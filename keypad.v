==> flow/design.v <==
module keypad (
    input clk,
    output [3:0] col,
    input [3:0] row,
    output [3:0] rowPressed,
    output [3:0] colPressed
);
reg [3:0] rp;
reg [3:0] cp;
assign rowPressed = rp;
assign colPressed = cp;
reg [3:0] status = 4'b0000;
assign col = status;
reg [3:0] counter = 4'b0000;
always @(posedge clk ) begin
    case (status)
        4'b0000: begin
            if (counter == 4'b1111) begin
                status <= 4'b0001;
                counter <= 4'b0000;
            end else begin
                counter <= counter + 4'b0001;
            end
        end
        4'b0001: begin
            if (counter == 4'b1111) begin
                if (|row) begin
                    rp <= row;
                    cp <= status;
                    counter <= 4'b0000;
                    status <= 4'b0000;
                end else begin
                    status <= 4'b0010;
                    counter <= 4'b0000;
                end
            end else begin
                counter <= counter + 4'b0001;
            end
        end
        4'b0010: begin
            if (counter == 4'b1111) begin
                if (|row) begin
                    rp <= row;
                    cp <= status;
                    counter <= 4'b0000;
                    status <= 4'b0000;
                end else begin
                    status <= 4'b0100;
                    counter <= 4'b0000;
                end
            end else begin
                counter <= counter + 4'b0001;
            end           
        end
        4'b0100: begin
            if (counter == 4'b1111) begin
                if (|row) begin
                    rp <= row;
                    cp <= status;
                    counter <= 4'b0000;
                    status <= 4'b0000;
                end else begin
                    status <= 4'b1000;
                    counter <= 4'b0000;
                end
            end else begin
                counter <= counter + 4'b0001;
            end
        end
        4'b1000: begin
            if (counter == 4'b1111) begin
                if (|row) begin
                    rp <= row;
                    cp <= status;
                    counter <= 4'b0000;
                    status <= 4'b0000;
                end else begin
                    status <= 4'b0000;
                    counter <= 4'b0000;
                    rp <= 4'b0000;
                    cp <= 4'b0000;
                end
            end else begin
                counter <= counter + 4'b0001;
            end
        end
    endcase
end
endmodule
# Tool chain data of keypad
# The steps from the RTL of keypad to its reports follow in flow order.
# Line numbers count from 1 in the design file above.
# Operators: Yosys type, input widths -> output width; for muxes data width and select width s.
# Not given: -
# design
top	keypad
clock_port	clk
cell_library	sky130hd
corner	tt_025C_1v80

# After elaboration
# Counts by Yosys on the flattened word-level netlist (proc, flatten, opt, wreduce; memories kept). Register bits leave out memories and registers merged into their read ports (data or address). Print and check cells are left out.
# word_totals
regBits	16
out_inout_bits	12
# op_classes
addsub	1
eq_ne	12
mux	21
reduce_and_logical	8
# ops
op	n
$mux 4	16
$pmux 4 s5	1
$pmux 4 s2	2
$ne 2x2->1 const B	5
$eq 4x4->1 const B	2
$reduce_and 6->1	1
$reduce_bool 5->1	1
$reduce_or 5->1	1
$ne 2x1->1 const B	2
$add 4x1->4 const B	1
$eq 4x1->1 const B	1
$eq 4x2->1 const B	1
$eq 4x3->1 const B	1
$logic_not 4->1	1
$reduce_and 4->1	1
$reduce_bool 4->1	1
$reduce_or 4->1	1
$reduce_or 3->1	1
$mux 3	1
$mux 2	1

# Depth
# Depth = most cells in a row (Yosys ltp): at word level without a register or memory, in the mapped netlist without a sequential cell, where the memories' decode and read muxes count.
# depth
depth_word	4
ABC_AREA	0
mapped_depth	4
ltp_nobuf	4

# Synthesis result
# Source: synth_stat.txt of the flow (Yosys; design flattened, memories mapped). It holds for the ABC_AREA given above (unset counts as 0); a run with the other value may have another netlist.
# synth_totals
cell_count	59
synth_area_mm2	0.0007357
seqArea_mm2	0.0004805
ffs	16
n_buf	10
# by_type
cell	n	area_total_um2
sky130_fd_sc_hd__edfxtp_1	16	480.461
sky130_fd_sc_hd__clkbuf_1	7	26.275
sky130_fd_sc_hd__nor2b_1	4	25.024
sky130_fd_sc_hd__o21ai_0	4	20.019
sky130_fd_sc_hd__and2_1	2	12.512
sky130_fd_sc_hd__ha_1	1	12.512
sky130_fd_sc_hd__nor2_1	3	11.261
sky130_fd_sc_hd__o41a_1	1	11.261
sky130_fd_sc_hd__a21oi_1	2	10.01
sky130_fd_sc_hd__buf_2	2	10.01
sky130_fd_sc_hd__dlygate4sd3_1	1	10.01
sky130_fd_sc_hd__maj3_1	1	10.01
sky130_fd_sc_hd__nand3_1	2	10.01
sky130_fd_sc_hd__nor4b_1	1	8.758
sky130_fd_sc_hd__o2111ai_1	1	8.758
sky130_fd_sc_hd__o41ai_1	1	8.758
sky130_fd_sc_hd__xor2_1	1	8.758
sky130_fd_sc_hd__nand2_1	2	7.507
# Not listed: further types 7, cells in them 7.

# Worst setup path after synthesis
# Source: OpenSTA report_checks on the synthesized netlist (no wires, ideal clock, input and output delay 20% of the period each), path of least setup slack; recovery checks are left aside. Register names are those of the netlist, which keeps one name where synthesis merged equal registers.
# synth_timing
kind	register -> register
startpoint	register status[2]
endpoint	register cp[0]
clock_period_ns	2.26
setup_ns	0.398
launch_ns	0.000
arrival_time_ns	1.712
required_time_ns	1.862
path_slack_ns	0.150
path_delay_ns	2.110
driving_pins	4
path_buffers	0
synth_period_reached_ns	2.11
# "path_delay_ns" = arrival - input delay + setup time.
# "driving_pins": output pins that drive a net of the path, with the launching flip-flop's if there is one; two outputs of one cell count as two.
# "synth_period_reached_ns" is the clock period less the worst setup slack; recovery checks do not enter. This is arithmetic on one report: input and output delays are still those of the set period (20% each).
# Between the ends stands the longest chain of elaborated cells between them, by number of cells; it is not shown to be the way that was timed. Of several equally long chains one is given.
# Each line given opens the expression or statement behind the cell; cells for indexed reads and writes are added by Yosys, which also makes memories of some case tables.
# A register here has more assigning lines than the two given.
# Only ways into the end's enable, where the timed path ends, are counted here.
# synth_via
cell_sequence	sky130_fd_sc_hd__edfxtp_1 > sky130_fd_sc_hd__nor2b_1 > sky130_fd_sc_hd__a21oi_1 > sky130_fd_sc_hd__o41ai_1
elab_chain_len	4
cone_cells	10
cone_lines	1
# synth_rtl
item	line_no	rtl
start: declaration	12	reg [3:0] status = 4'b0000;
start: assignment	19	status <= 4'b0001;
start: assignment	31	status <= 4'b0000;
$eq 4x3->1	16	case (status)
$reduce_or 3->1	-
$ne 2x1->1	-
$reduce_and 4->1	-
end: assignment	29	cp <= status;
end: assignment	44	cp <= status;
end: declaration	9	reg [3:0] cp;

# Worst path after layout
# Path of least setup slack in the final report of run 1 (OpenROAD, finished layout, wires in). Where an end is a register, its clock arrival counts in the times.
# layout_timing
kind	register -> register
startpoint	register status[3]
endpoint	register status[1]
clock_period_ns	1.3
setup_ns	0.27
launch_ns	0.29
arrival_time_ns	1.60
required_time_ns	1.32
path_slack_ns	-0.28
driving_pins	5
path_buffers	1
# Between the ends stands the longest chain of elaborated cells between them, by number of cells; it is not shown to be the way that was timed. Of several equally long chains one is given.
# A register here has more assigning lines than the two given.
# Only ways into the end's enable, where the timed path ends, are counted here.
# layout_via
cell_sequence	sky130_fd_sc_hd__edfxtp_1 > sky130_fd_sc_hd__buf_6 > sky130_fd_sc_hd__maj3_2 > sky130_fd_sc_hd__o21ai_4 > sky130_fd_sc_hd__and2_4
elab_chain_len	3
cone_cells	12
cone_lines	1
# layout_rtl
item	line_no	rtl
start: declaration	12	reg [3:0] status = 4'b0000;
start: assignment	19	status <= 4'b0001;
start: assignment	31	status <= 4'b0000;
$logic_not 4->1	16	case (status)
$reduce_bool 5->1	-
$reduce_and 6->1	-
end: assignment	19
end: assignment	31
end: declaration	12

Settings and measured results of 2 stored flow runs for module keypad (sky130hd), not sorted in any way. The constraints put input and output delay at 20% of the set period each and load the outputs with 0.01 pF.
"timing.achieved_period_ns": clock period set for the run, less the worst setup slack. It is reckoned from that one timing run; input and output delays stay at 20% of the period that was set.
"worst_path_time_ns": the worst setup path's part of the clock period (all of it between registers, 20% less for each end at a port) less its slack. A launch clock that arrives late makes it longer, a capture clock that arrives late makes it shorter.
By "totalPower_uw" is meant OpenSTA's value without simulated activity: inputs other than the clock are taken to toggle once in ten clock periods, and the tool carries that through the logic.

Run 1, flow files:
==> flow/run.sh <==
#!/bin/bash
# the make line also repeats the synthesis and layout settings of config.mk as NAME=value (left out here)
make -C /OpenROAD-flow-scripts/flow DESIGN_CONFIG=/design/flow/config.mk WORK_HOME=/design/flow/orfs CLKGATE_MAP_FILE= finish
==> flow/config.mk <==
export PLATFORM = sky130hd
export DESIGN_NAME = keypad
export DESIGN_NICKNAME = keypad
export VERILOG_FILES = /design/flow/design.v
export SDC_FILE = /design/flow/constraint.sdc
export NUM_CORES = 4
export LEC_CHECK = 0
export CAP_MARGIN = 20
export CORE_ASPECT_RATIO = 0.88
export CORE_MARGIN = 2
export CORE_UTILIZATION = 27
export CTS_CLUSTER_SIZE = 65
export GPL_TIMING_DRIVEN = 1
export MIN_ROUTING_LAYER = met2
export PLACE_DENSITY_LB_ADDON = 0.09
export SETUP_SLACK_MARGIN = 0.33
export SLEW_MARGIN = 20
==> flow/constraint.sdc <==
create_clock -name core_clock -period 1.3 [get_ports {clk}]
set_input_delay 0.2600 -clock core_clock [delete_from_list [all_inputs] [get_ports {clk}]]
set_output_delay 0.2600 -clock core_clock [all_outputs]
set_load 0.01 [all_outputs]

==> results of run 1, as CSV <==
result,value
post_synth_area_mm2,0.0007357
worst_path_time_ns,1.58
critical_path_kind,"register -> register"
design_die_area_mm2,0.0031594
ws_setup_ns,-0.276
utilization_pct,54.4
totalPower_uw,871.5
timing.hold.ws_ns,0.257
timing.achieved_period_ns,1.576
final_stdcell_area_mm2,0.0013888
timing.setup.tns_ns,-4.718

Run 2, flow files:
==> flow/run.sh <==
#!/bin/bash
# the make line also repeats the synthesis and layout settings of config.mk as NAME=value (left out here)
make -C /OpenROAD-flow-scripts/flow DESIGN_CONFIG=/design/flow/config.mk WORK_HOME=/design/flow/orfs CLKGATE_MAP_FILE= finish
==> flow/config.mk <==
export PLATFORM = sky130hd
export DESIGN_NAME = keypad
export DESIGN_NICKNAME = keypad
export VERILOG_FILES = /design/flow/design.v
export SDC_FILE = /design/flow/constraint.sdc
export NUM_CORES = 4
export LEC_CHECK = 0
export CAP_MARGIN = 30
export CELL_PAD_IN_SITES_DETAIL_PLACEMENT = 2
export CORE_MARGIN = 8
export CORE_UTILIZATION = 33
export CTS_CLUSTER_DIAMETER = 89
export GPL_TIMING_DRIVEN = 1
export HOLD_SLACK_MARGIN = -0.06
export PLACE_DENSITY_LB_ADDON = 0.16
export SLEW_MARGIN = 15
==> flow/constraint.sdc <==
create_clock -name core_clock -period 2.76 [get_ports {clk}]
set_input_delay 0.5520 -clock core_clock [delete_from_list [all_inputs] [get_ports {clk}]]
set_output_delay 0.5520 -clock core_clock [all_outputs]
set_load 0.01 [all_outputs]

==> results of run 2, as CSV <==
result,value
post_synth_area_mm2,0.0007357
worst_path_time_ns,1.48
critical_path_kind,"register -> output"
design_die_area_mm2,0.0039961
ws_setup_ns,0.733
utilization_pct,42.7
totalPower_uw,393.9
timing.hold.ws_ns,0.637
timing.achieved_period_ns,2.027
final_stdcell_area_mm2,0.0009259
timing.setup.tns_ns,0.000
